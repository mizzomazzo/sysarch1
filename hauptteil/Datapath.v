==> flow/design.v <==
module Datapath(
	input         clk, reset,
	input         memtoreg,
	input         dobranch,
	input         alusrcbimm,
	input  [4:0]  destreg,
	input         regwrite,
	input         jump,
	input  [2:0]  alucontrol,
	output        zero,
	output [31:0] pc,
	input  [31:0] instr,
	output [31:0] aluout,
	output [31:0] writedata,
	input  [31:0] readdata
);
	wire [31:0] pc;
	wire [31:0] signimm;
	wire [31:0] srca, srcb, srcbimm;
	wire [31:0] result;
	ProgramCounter pcenv(clk, reset, dobranch, signimm, jump, instr[25:0], pc);
	SignExtension se(instr[15:0], signimm);
	assign srcbimm = alusrcbimm ? signimm : srcb;
	ArithmeticLogicUnit alu(srca, srcbimm, alucontrol, aluout, zero);
	assign result = memtoreg ? readdata : aluout;
	assign writedata = srcb;
	RegisterFile gpr(clk, regwrite, instr[25:21], instr[20:16],
	               destreg, result, srca, srcb);
endmodule
module ProgramCounter(
	input         clk,
	input         reset,
	input         dobranch,
	input  [31:0] branchoffset,
	input         dojump,
	input  [25:0] jumptarget,
	output [31:0] progcounter
);
	reg  [31:0] pc;
	wire [31:0] incpc, branchpc, nextpc;
	Adder pcinc(.a(pc), .b(32'b100), .cin(1'b0), .y(incpc));
	Adder pcbranch(.a(incpc), .b({branchoffset[29:0], 2'b00}), .cin(1'b0), .y(branchpc));
	assign nextpc = dojump   ? {incpc[31:28], jumptarget, 2'b00} :
	                dobranch ? branchpc :
	                           incpc;
	always @(posedge clk)
	begin
		if (reset) begin  
			pc <= 'h00400000;
		end else begin
			pc <= nextpc;
		end
	end
	assign progcounter = pc;
endmodule
module RegisterFile(
	input         clk,
	input         we3,
	input  [4:0]  ra1, ra2, wa3,
	input  [31:0] wd3,
	output [31:0] rd1, rd2
);
	reg [31:0] registers[31:0];
	always @(posedge clk)
		if (we3) begin
			registers[wa3] <= wd3;
		end
	assign rd1 = (ra1 != 0) ? registers[ra1] : 0;
	assign rd2 = (ra2 != 0) ? registers[ra2] : 0;
endmodule
module Adder(
	input  [31:0] a, b,
	input         cin,
	output [31:0] y,
	output        cout
);
	assign {cout, y} = a + b + cin;
endmodule
module SignExtension(
	input  [15:0] a,
	output [31:0] y
);
	assign y = {{16{a[15]}}, a};
endmodule
module ArithmeticLogicUnit(
	input  [31:0] a, b,
	input  [2:0]  alucontrol,
	output [31:0] result,
	output        zero
);
endmodule
## Reports on ProgramCounter

Tool output for the design above, in the order of the flow.
Lines are those of the file above, counted from 1.
Library cell names are shortened.
The mark n/a stands for no value.

| inputs | value |
|---|---|
| design top | ProgramCounter |
| clock | clk |
| standard-cell library | sky130hd |
| corner | tt_025C_1v80 |

## Word-level counts

Yosys after proc, flatten, opt, wreduce and memory -nomap, before mapping. Memory bits, and registers merged into a memory's read port (data or address), are not among the register bits. Print and check cells are not counted. Equal cells are merged and count once.

| bit counts | value |
|---|---|
| word-level cells | 7 |
| bits of input ports | 62 |
| register bits after elaboration | 32 |
| output and inout port bits | 32 |

| operators by class | value |
|---|---|
| add/sub/neg operators | 2 |
| reductions and logical operators | 1 |
| muxes and demuxes | 2 |

Operators by type and width:

| operator | number |
|---|---|
| two-way mux 32 bit | 2 |
| adder 32 x 3 -> 32 bit with constant B | 1 |
| adder 32 bit | 1 |
| OR reduction 2 bit | 1 |

## Logic depth

Longest topological path by Yosys (ltp), each cell counted once; first at word level (registers and memories cut), then after technology mapping (sequential cells cut; the memories' decode and read muxes count).

| logic depth | value |
|---|---|
| word-level depth | 4 |
| ABC_AREA | 0 |
| mapped depth | 16 |
| depth with buffers taken out | 15 |

## Netlist

Source: synth_stat.txt of the flow (Yosys; design flattened, memories mapped). It holds for the ABC_AREA given above (unset counts as 0); a run with the other value may have another netlist.
The area totals of this step are shown rounded.

| synthesis totals | value |
|---|---|
| buffer cells | 19 |
| synthesis area | 3500 um2 |
| mapped cells | 450 |
| flip-flop cells | 30 |
| sequential area | 601 um2 |

Cells by type:

| cell | number | total area (um2) |
|---|---|---|
| dfxtp_1 | 30 | 600.576 |
| ha_1 | 37 | 462.944 |
| xnor2_1 | 36 | 315.302 |
| a21oi_1 | 46 | 230.221 |
| nand2_1 | 41 | 153.898 |
| nor2_1 | 37 | 138.883 |
| xor2_1 | 15 | 131.376 |
| nand3_1 | 20 | 100.096 |
| o21ai_0 | 20 | 100.096 |
| a211oi_1 | 11 | 82.579 |
| a21o_1 | 11 | 82.579 |
| inv_1 | 16 | 60.058 |
| o211a_1 | 5 | 50.048 |
| o21bai_1 | 6 | 45.043 |
| a31oi_1 | 6 | 37.536 |
| and3_1 | 6 | 37.536 |
| nand4_1 | 6 | 37.536 |
| o211ai_1 | 5 | 37.536 |

Other cell types: 52; their cells: 96.
By module: a second synthesis without flattening, with its own total; a netlist apart from the flattened one above.

| unflattened totals | value |
|---|---|
| cells (unflattened synthesis) | 682 |
| area (unflattened synthesis) | 5230 um2 |

Rows give one instance, submodules left out.

By module:

| module | seq. area (um2) | cells | area (um2) | instances |
|---|---|---|---|---|
| Adder | 0.0 | 259 | 1850 | 2 |
| ProgramCounter | 641 | 164 | 1520 | 1 |

## Timing after synthesis

OpenSTA on the mapped netlist: ideal clock, no wires. The path of least setup slack (recovery checks aside). Input and output delay are each 20% of the period. Register names are those of the netlist, which keeps one name where synthesis merged equal registers.

| timing post-synthesis | value |
|---|---|
| path type | reg-to-reg |
| from | reg pc[8] |
| to | reg pc[31] |
| data required time | 4296 ps |
| delay of the path | 3121 ps |
| time at the first pin | 0 ps |
| data arrival time | 2987 ps |
| setup slack | 1310 ps |
| buffers on the path | 0 |
| clock period | 4430 ps |
| stages on the path | 14 |
| setup time | 134 ps |
| period reached after synthesis | 3120 ps |

"delay of the path" = arrival - input delay + setup time.
"stages on the path" counts driving pins, that of a launching flip-flop among them; a cell with two outputs on the path counts twice.
"period reached after synthesis" = period - worst setup slack (recovery checks aside). The figure is calculated, with input and output delays left at 20% of the set period.
The rows between start and end are the longest chain of elaborated cells between them; the timing report does not say that the signal goes this way. Where chains are equally long, one stands for them.
A line is the first line of the expression or statement that the cell stems from. Yosys adds cells for indexed reads and writes and turns some case tables into memories.

| between the ends, post-synthesis | value |
|---|---|
| cell sequence | dfxtp_1 -> and4_2 -> nand3_4 -> or2_4 -> nor3_2 -> xor2_1 -> ha_1 -> a21o_1 -> nand2b_1 -> or3_1 -> o22ai_1 -> xnor2_1 -> nand3_1 -> nor3b_1 |
| length of the longest elaborated chain | 4 |
| elaborated cells on any way between the ends | 4 |
| RTL lines with such cells | 3 |
| classes of those cells | add/sub (2); mux (2) |

Ends and longest elaborated chain, post-synthesis:

| element | RTL line | source |
|---|---|---|
| from (decl) | 39 | `reg [31:0] pc;` |
| from (assign) | 49 | `pc <= 'h00400000;` |
| from (assign) | 51 | `pc <= nextpc;` |
| adder 32 x 3 -> 32 bit | 77 | `assign {cout, y} = a + b + cin;` |
| adder 32 bit | 77 |  |
| two-way mux 32 bit | 44 | `dobranch ? branchpc :` |
| two-way mux 32 bit | 43 |  |
| to (assign) | 49 |  |
| to (assign) | 51 |  |
| to (decl) | 39 |  |

==> runs of ProgramCounter <==
module ProgramCounter, platform sky130hd, 2 stored runs of the flow under differing settings, order arbitrary. Input and output delays are each 20% of the period that was set; the output load is 0.01 pF.
Among the settings, - means not set for that run.

| name | run 1 | run 2 |
|---|---|---|
| period_ns | 4.52 | 3.3 |
| CORE_UTILIZATION | 62 | 64 |
| PLACE_DENSITY_LB_ADDON | 0.21 | 0.24 |
| CELL_PAD_IN_SITES_GLOBAL_PLACEMENT | 2 | 1 |
| CTS_CLUSTER_DIAMETER | 35 | 284 |
| SLEW_MARGIN | 10 | 25 |
| MIN_ROUTING_LAYER | met2 | met1 |
| CAP_MARGIN | 20 | 20 |
| CORE_MARGIN | 2 | 2 |
| TNS_END_PERCENT | - | 30 |
| ABC_AREA | - | 0 |
| GPL_TIMING_DRIVEN | - | 1 |

Run 1: unfinished; error FLW-0024 in placement
Run 2: unfinished; error FLW-0024 in placement
